==> flow/design.v <==
`timescale 1ns / 1ps
module cbrt(
    input clk_i,
    input rst_i,
    input [7:0] x_bi,
    input start_i,
    output busy_o,
    output reg[2:0] res
    );
    reg [7:0] arg;
    wire mult_busy;
    reg[7:0] mult_a;
    reg[7:0] mult_b;
    wire [15:0] mult_out;
    reg [7:0] b, S;
    reg [4:0] state;
    reg mult_start;
    reg[2:0] y;
    localparam IDLE = 0;
    localparam WORK1 = 1;
    localparam WORK2 = 2;
    localparam WORK3 = 3;
    localparam WORK4 = 4;
    localparam WORK5 = 5;
    localparam WORK6 = 6;
    mult mult1(
        .clk_i(clk_i),
        .rst_i(rst_i),
        .a_bi(mult_a),
        .b_bi(mult_b),
        .start_i(mult_start),
        .busy_o(mult_busy),
        .y_bo(mult_out)
    );
    assign busy_o = state > 0;
    always @(posedge clk_i)
        if (rst_i) begin
            res <= 0;
            arg <= 0;
            state <= IDLE;
        end else begin
            case (state)
                IDLE:
                    begin
                        if (start_i) begin
                            arg <= x_bi;
                            S <= 6;
                            b <= 0;
                            y <= 0;
                            state <= WORK1;
                        end
                    end
                WORK1:
                    begin
                        if ( S > 253 || S < 7) begin
                            y <= y << 1;
                            state <= WORK2;
                        end else begin
                            res <= y;
                            state <= IDLE;
                        end
                    end
                WORK2:
                    begin
                        mult_a <= y;
                        mult_b <= y + 1;
                        mult_start <= 1;
                        state <= WORK3;
                    end
                WORK3:
                    begin
                        if (mult_busy == 0 && mult_start == 0) begin
                            mult_a <= 3;
                            mult_b <= mult_out;
                            mult_start <= 1;
                            state <= WORK4;
                        end else begin
                            mult_start <= 0;
                        end
                    end
                WORK4:
                    begin
                        if (mult_busy == 0 && mult_start == 0) begin
                            b <= mult_out + 1;
                            state <= WORK5;
                        end else begin
                            mult_start <= 0;
                        end
                    end
                WORK5:
                    begin
                        b <= b << S;
                        state <= WORK6;
                    end
                WORK6:
                    begin
                        if (arg >= b) begin
                            arg <= arg - b;
                            y <= y + 1;
                        end
                        S = S - 3;
                        state <= WORK1;
                    end
            endcase
        end
endmodule
`timescale 1ns / 1ps
module main(
    input clk_i,
    input rst_i,
    input start_i,
    input [7:0] a_in,
    input [7:0] b_in,
    output busy_o,
    output [15:0] result
    );
    reg [7:0] a;
    reg [7:0] b;
    reg [2:0] state;
    reg cbrt_start;
    reg mult_start;
    wire mult_busy;
    wire cbrt_busy;
    wire [2:0] cbrt_result;
    wire [7:0] mult2_b;
    localparam IDLE = 1;
    localparam WORK1 = 2;
    localparam WORK2 = 3;
    assign busy_o = state > 1;
    assign mult2_b = cbrt_result;
    cbrt cbrt1(
        .clk_i(clk_i),
        .rst_i(rst_i),
        .x_bi(b),
        .start_i(cbrt_start),
        .busy_o(cbrt_busy),
        .res(cbrt_result)
    );
    mult mult2(clk_i, rst_i, a, mult2_b, mult_start, mult_busy, result);
    always @(posedge clk_i)
        if (rst_i) begin
            state <= IDLE;
        end else begin
            case(state)
                IDLE: begin
                    if (start_i) begin
                        a <= a_in;
                        b <= b_in;
                        cbrt_start <= 1;
                        state <= WORK1;
                    end
                end
                WORK1:
                    if (cbrt_busy == 0 && cbrt_start == 0) begin
                        cbrt_start <= 0;
                        mult_start <= 1;
                        state <= WORK2;
                    end else begin
                        cbrt_start  <= 0;
                    end
                WORK2:
                    if (mult_busy == 0 && mult_start == 0) begin
                        mult_start <= 0;
                        state <= IDLE;
                    end else begin
                        mult_start <= 0;
                    end
            endcase
        end
endmodule
`timescale 1ns / 1ps
module mult (
	input clk_i,
	input rst_i,
	input [7:0] a_bi,
	input [7:0] b_bi,
	input start_i,
	output busy_o,
	output reg [15:0] y_bo
);
	localparam IDLE = 1'b0;
	localparam WORK = 1'b1;
	reg [2:0] ctr;
	wire [2:0] end_step;
	wire [7:0] part_sum;
	wire [15:0] shifted_part_sum;
	reg [7:0] a, b;
	reg [15:0] part_res;
	reg state;
	assign part_sum = a & {8{b[ctr]}};
	assign shifted_part_sum = part_sum << ctr;
	assign end_step = (ctr == 3'h7);
	assign busy_o = state;
	always @(posedge clk_i)
		if (rst_i) begin
			ctr <= 0;
			part_res <= 0;
			y_bo <= 0;
			state <= IDLE;
		end else begin
			case (state)
				IDLE: 
				    if (start_i) begin
				        state <= WORK;
				        a <= a_bi;
				        b <= b_bi;
				        ctr <= 0;
				        part_res <= 0;
				    end
				WORK:
					begin
						if (end_step) begin
							state <= IDLE;
							y_bo <= part_res;
						end
						part_res <= part_res + shifted_part_sum;
						ctr <= ctr + 1;
					end
			endcase
		end
endmodule
# Step by step through the tools: main
# Tool output for the design above, in the order of the flow.
# Lines are those of the file above, counted from 1.
# Operators: Yosys type, input widths -> output width; for muxes data width and select width s.
# Library cell names are shortened.
# A cell with n/a has no value.
dict set report design {
  top {main}
  clock {clk_i}
  library {sky130hd}
  pvt_corner {tt_025C_1v80}
}

# Word-level counts
# Yosys after proc, flatten, opt, wreduce and memory -nomap, before mapping. Memory bits, and registers merged into a memory's read port (data or address), are not among the register bits. Print and check cells are not counted. Equal cells are merged and count once.
dict set report bits {
  ff_bits 164
  input_bits 19
  output_inout_bits 17
  wordCells 154
}
dict set report op_classes {
  n_addsub 8
  cmp 5
  equal 22
  shifts 5
  mux 46
  bitwise 10
  n_reduce_logical 32
}
# op count
set ops {}
lappend ops {{$pmux 16 s2} 2}
lappend ops {{$pmux 8 s2} 4}
lappend ops {{$mux 8} 7}
lappend ops {{$pmux 5 s7} 1}
lappend ops {{$add 16x16->16} 2}
lappend ops {{$shl 8x3->16} 2}
lappend ops {{$mux 16} 2}
lappend ops {{$reduce_and 3->1} 9}
lappend ops {{$pmux 8 s3} 1}
lappend ops {{$mux 3} 8}
lappend ops {{$reduce_bool 3->1} 6}
lappend ops {{$pmux 3 s3} 2}
lappend ops {{$shiftx 8x3->1} 2}
lappend ops {{$and 8x8->8} 2}
lappend ops {{$eq 5x3->1 const B} 3}
lappend ops {{$mux 5} 3}
lappend ops {{$ne 2x2->1 const B} 6}
lappend ops {{$reduce_and 4->1} 3}
lappend ops {{$pmux 3 s2} 2}
lappend ops {{$ne 2x1->1 const B} 5}
lappend ops {{$eq 5x2->1 const B} 2}
lappend ops {{$not 1->1} 8}
lappend ops {{$reduce_bool 2->1} 4}
lappend ops {{$add 8x1->8 const B} 1}
lappend ops {{$sub 8x2->8 const B} 1}
lappend ops {{$lt 8x3->1 const B} 1}
lappend ops {{$sub 8x8->8} 1}
lappend ops {{$ge 8x8->1} 1}
# Not listed: further kinds 20, cells in them 37.

# Longest topological paths
# Depth = most cells in a row (Yosys ltp): at word level without a register or memory, in the mapped netlist without a sequential cell, where the memories' decode and read muxes count.
dict set report depth {
  depth_word 5
  ABC_AREA 1
  depth_mapped 27
  ltp_nobuf 26
}

# Mapped cells and area
# The flow's flattened synthesis, as Yosys stat reports it; memories are mapped. The netlist is that of the ABC_AREA named above (0 if unset); the other value can give another one.
# The area totals of this step are shown rounded.
# cell_type count area_total_um2
set types {}
lappend types {edfxtp_1 71 2.13E+03}
lappend types {dfxtp_1 77 1.54E+03}
lappend types {nand2_1 182 683.155}
lappend types {ha_1 40 500.48}
lappend types {a21oi_1 88 440.422}
lappend types {inv_1 100 375.36}
lappend types {nor2_1 89 334.07}
lappend types {o21ai_0 66 330.317}
lappend types {nand3_1 48 240.23}
lappend types {o22ai_1 11 68.816}
lappend types {clkbuf_1 17 63.811}
lappend types {nand4_1 10 62.56}
lappend types {or2_2 10 62.56}
lappend types {fa_1 3 60.058}
lappend types {nor3_1 12 60.058}
lappend types {nand3_2 4 40.038}
lappend types {o21ai_1 8 40.038}
lappend types {a31oi_1 6 37.536}
# Other cell types: 38; their cells: 69.
dict set report synth_totals {
  stdcells 911
  area_um2 7600
  seq_area_um2 3670
  ff_cells 148
  n_buf 29
}

# Path before layout
# OpenSTA on the mapped netlist: ideal clock, no wires. The path of least setup slack (recovery checks aside). Input and output delay are each 20% of the period. Register names are those of the netlist, which keeps one name where synthesis merged equal registers.
dict set report synth_timing {
  path_kind {register to register}
  from {register cbrt1.mult1.ctr[1]}
  to {register cbrt1.mult1.part_res[6]}
  period_ns 3.1
  t_first_pin_ns 0.000
  arrival_ns 2.549
  required_time_ns 2.968
  setup_slack_ns 0.419
  delay_ns 2.681
  path_stages 23
  synth_period_reached_ns 2.681
}
# "delay_ns" = arrival - input delay + setup time.
# "path_stages": output pins that drive a net of the path, with the launching flip-flop's if there is one; two outputs of one cell count as two.
# "synth_period_reached_ns" = period - worst setup slack (recovery checks aside). The figure is calculated, with input and output delays left at 20% of the set period.
# The rows between start and end are the longest chain of elaborated cells between them; the timing report does not say that the signal goes this way. Where chains are equally long, one stands for them.
# Each line given opens the expression or statement behind the cell; cells for indexed reads and writes are added by Yosys, which also makes memories of some case tables.
# A register here has more assigning lines than the two given.
dict set report synth_between {
  cell_sequence {dfxtp_1 -> buf_4 -> inv_1 -> nand3_1 -> nand3_2 -> nand2_1 -> inv_1 -> nand4_1 -> nor2_1 -> ha_1 -> inv_1 -> fa_1 -> nor2_1 -> nor2_1 -> o21bai_1 -> inv_1 -> nor2_1 -> inv_1 -> nand2_1 -> a21oi_1 -> or2_2 -> nand3_1 -> a21oi_1}
  elab_chain_len 5
  cells_between 5
}
# element line
set synth_rtl {}
lappend synth_rtl {{start, declared} 183} ;# reg [2:0] ctr;
lappend synth_rtl {{start, assigned} 196} ;# ctr <= 0;
lappend synth_rtl {{start, assigned} 217} ;# ctr <= ctr + 1;
lappend synth_rtl {{$shiftx 8x3->1} 190} ;# assign part_sum = a & {8{b[ctr]}};
lappend synth_rtl {{$and 8x8->8} 190}
lappend synth_rtl {{$shl 8x3->16} 191} ;# assign shifted_part_sum = part_sum << ctr;
lappend synth_rtl {{$add 16x16->16} 216} ;# part_res <= part_res + shifted_part_sum;
lappend synth_rtl {{$pmux 16 s2} 201} ;# case (state)
lappend synth_rtl {{end, assigned} 197} ;# part_res <= 0;
lappend synth_rtl {{end, assigned} 216}
lappend synth_rtl {{end, declared} 188} ;# reg [15:0] part_res;

# Timing after layout
# From the final timing report of run 2: the path of least setup slack in the routed layout; clock arrival at registers is part of the times.
dict set report layout_timing {
  path_kind {register to register}
  from {register mult2.ctr[0]}
  to {register mult2.part_res[13]}
  period_ns 4.55
  t_first_pin_ns 0.42
  arrival_ns 3.71
  required_time_ns 4.84
  setup_slack_ns 1.13
  path_stages 19
}
# The rows between start and end are the longest chain of elaborated cells between them; the timing report does not say that the signal goes this way. Where chains are equally long, one stands for them.
# A register here has more assigning lines than the two given.
dict set report layout_between {
  cell_sequence {dfxtp_1 -> inv_2 -> nor2_1 -> nor2_1 -> o311ai_0 -> inv_1 -> nand2_1 -> nor2_1 -> a31oi_1 -> o21ai_0 -> ha_1 -> a21oi_1 -> o21ai_1 -> nand2_1 -> nand4_1 -> a21o_1 -> or2_1 -> nand3_1 -> a21oi_1}
  elab_chain_len 5
  cells_between 5
}
# element line
set layout_rtl {}
lappend layout_rtl {{start, declared} 183} ;# reg [2:0] ctr;
lappend layout_rtl {{start, assigned} 196} ;# ctr <= 0;
lappend layout_rtl {{start, assigned} 217} ;# ctr <= ctr + 1;
lappend layout_rtl {{$shiftx 8x3->1} 190} ;# assign part_sum = a & {8{b[ctr]}};
lappend layout_rtl {{$and 8x8->8} 190}
lappend layout_rtl {{$shl 8x3->16} 191} ;# assign shifted_part_sum = part_sum << ctr;
lappend layout_rtl {{$add 16x16->16} 216} ;# part_res <= part_res + shifted_part_sum;
lappend layout_rtl {{$pmux 16 s2} 201} ;# case (state)
lappend layout_rtl {{end, assigned} 197} ;# part_res <= 0;
lappend layout_rtl {{end, assigned} 216}
lappend layout_rtl {{end, declared} 188} ;# reg [15:0] part_res;

# Flow runs of main

Record of 2 stored runs of the RTL-to-layout flow on main, platform sky130hd. The runs are unordered. Constraints: input delay and output delay 20% of the set period each, output load 0.01 pF.
By "final_power_mw" is meant OpenSTA's value without simulated activity: inputs other than the clock are taken to toggle once in ten clock periods, and the tool carries that through the logic.
Measured values are rounded.

[flow] run 1: files
==> flow/run.sh <==
#!/bin/bash
# the make line also repeats the synthesis and layout settings of config.mk as NAME=value (left out here)
make -C /OpenROAD-flow-scripts/flow DESIGN_CONFIG=/design/flow/config.mk WORK_HOME=/design/flow/orfs CLKGATE_MAP_FILE= finish
==> flow/config.mk <==
export PLATFORM = sky130hd
export DESIGN_NAME = main
export DESIGN_NICKNAME = main
export VERILOG_FILES = /design/flow/design.v
export SDC_FILE = /design/flow/constraint.sdc
export NUM_CORES = 4
export LEC_CHECK = 0
export ABC_AREA = 0
export CAP_MARGIN = 20
export CELL_PAD_IN_SITES_DETAIL_PLACEMENT = 1
export CELL_PAD_IN_SITES_GLOBAL_PLACEMENT = 3
export CORE_MARGIN = 2
export CORE_UTILIZATION = 68
export CTS_CLUSTER_SIZE = 25
export PLACE_DENSITY_LB_ADDON = 0.18
export SETUP_SLACK_MARGIN = -0.15
export SLEW_MARGIN = 20
==> flow/constraint.sdc <==
create_clock -name core_clock -period 2.34 [get_ports {clk_i}]
set_input_delay 0.4680 -clock core_clock [delete_from_list [all_inputs] [get_ports {clk_i}]]
set_output_delay 0.4680 -clock core_clock [all_outputs]
set_load 0.01 [all_outputs]

[flow] run 1: no final report: placement broke off with FLW-0024

[flow] run 2: files
==> flow/run.sh <==
#!/bin/bash
# the make line also repeats the synthesis and layout settings of config.mk as NAME=value (left out here)
make -C /OpenROAD-flow-scripts/flow DESIGN_CONFIG=/design/flow/config.mk WORK_HOME=/design/flow/orfs CLKGATE_MAP_FILE= finish
==> flow/config.mk <==
export PLATFORM = sky130hd
export DESIGN_NAME = main
export DESIGN_NICKNAME = main
export VERILOG_FILES = /design/flow/design.v
export SDC_FILE = /design/flow/constraint.sdc
export NUM_CORES = 4
export LEC_CHECK = 0
export ABC_AREA = 1
export CAP_MARGIN = 20
export CELL_PAD_IN_SITES_GLOBAL_PLACEMENT = 2
export CORE_MARGIN = 2
export CORE_UTILIZATION = 40
export CTS_CLUSTER_SIZE = 58
export HOLD_SLACK_MARGIN = -0.07
export MIN_ROUTING_LAYER = met2
export SLEW_MARGIN = 20
==> flow/constraint.sdc <==
create_clock -name core_clock -period 4.55 [get_ports {clk_i}]
set_input_delay 0.9100 -clock core_clock [delete_from_list [all_inputs] [get_ports {clk_i}]]
set_output_delay 0.9100 -clock core_clock [all_outputs]
set_load 0.01 [all_outputs]

[flow] run 2: metrics
[metrics] hold_ws_ns = 0.422
[metrics] post_route_stdcell_area_um2 = 8750
[metrics] timing.setup.ws_ns = 1.13
[metrics] final_power_mw = 3.25
[metrics] synthArea_um2 = 7600
[metrics] die_area_um2 = 20100
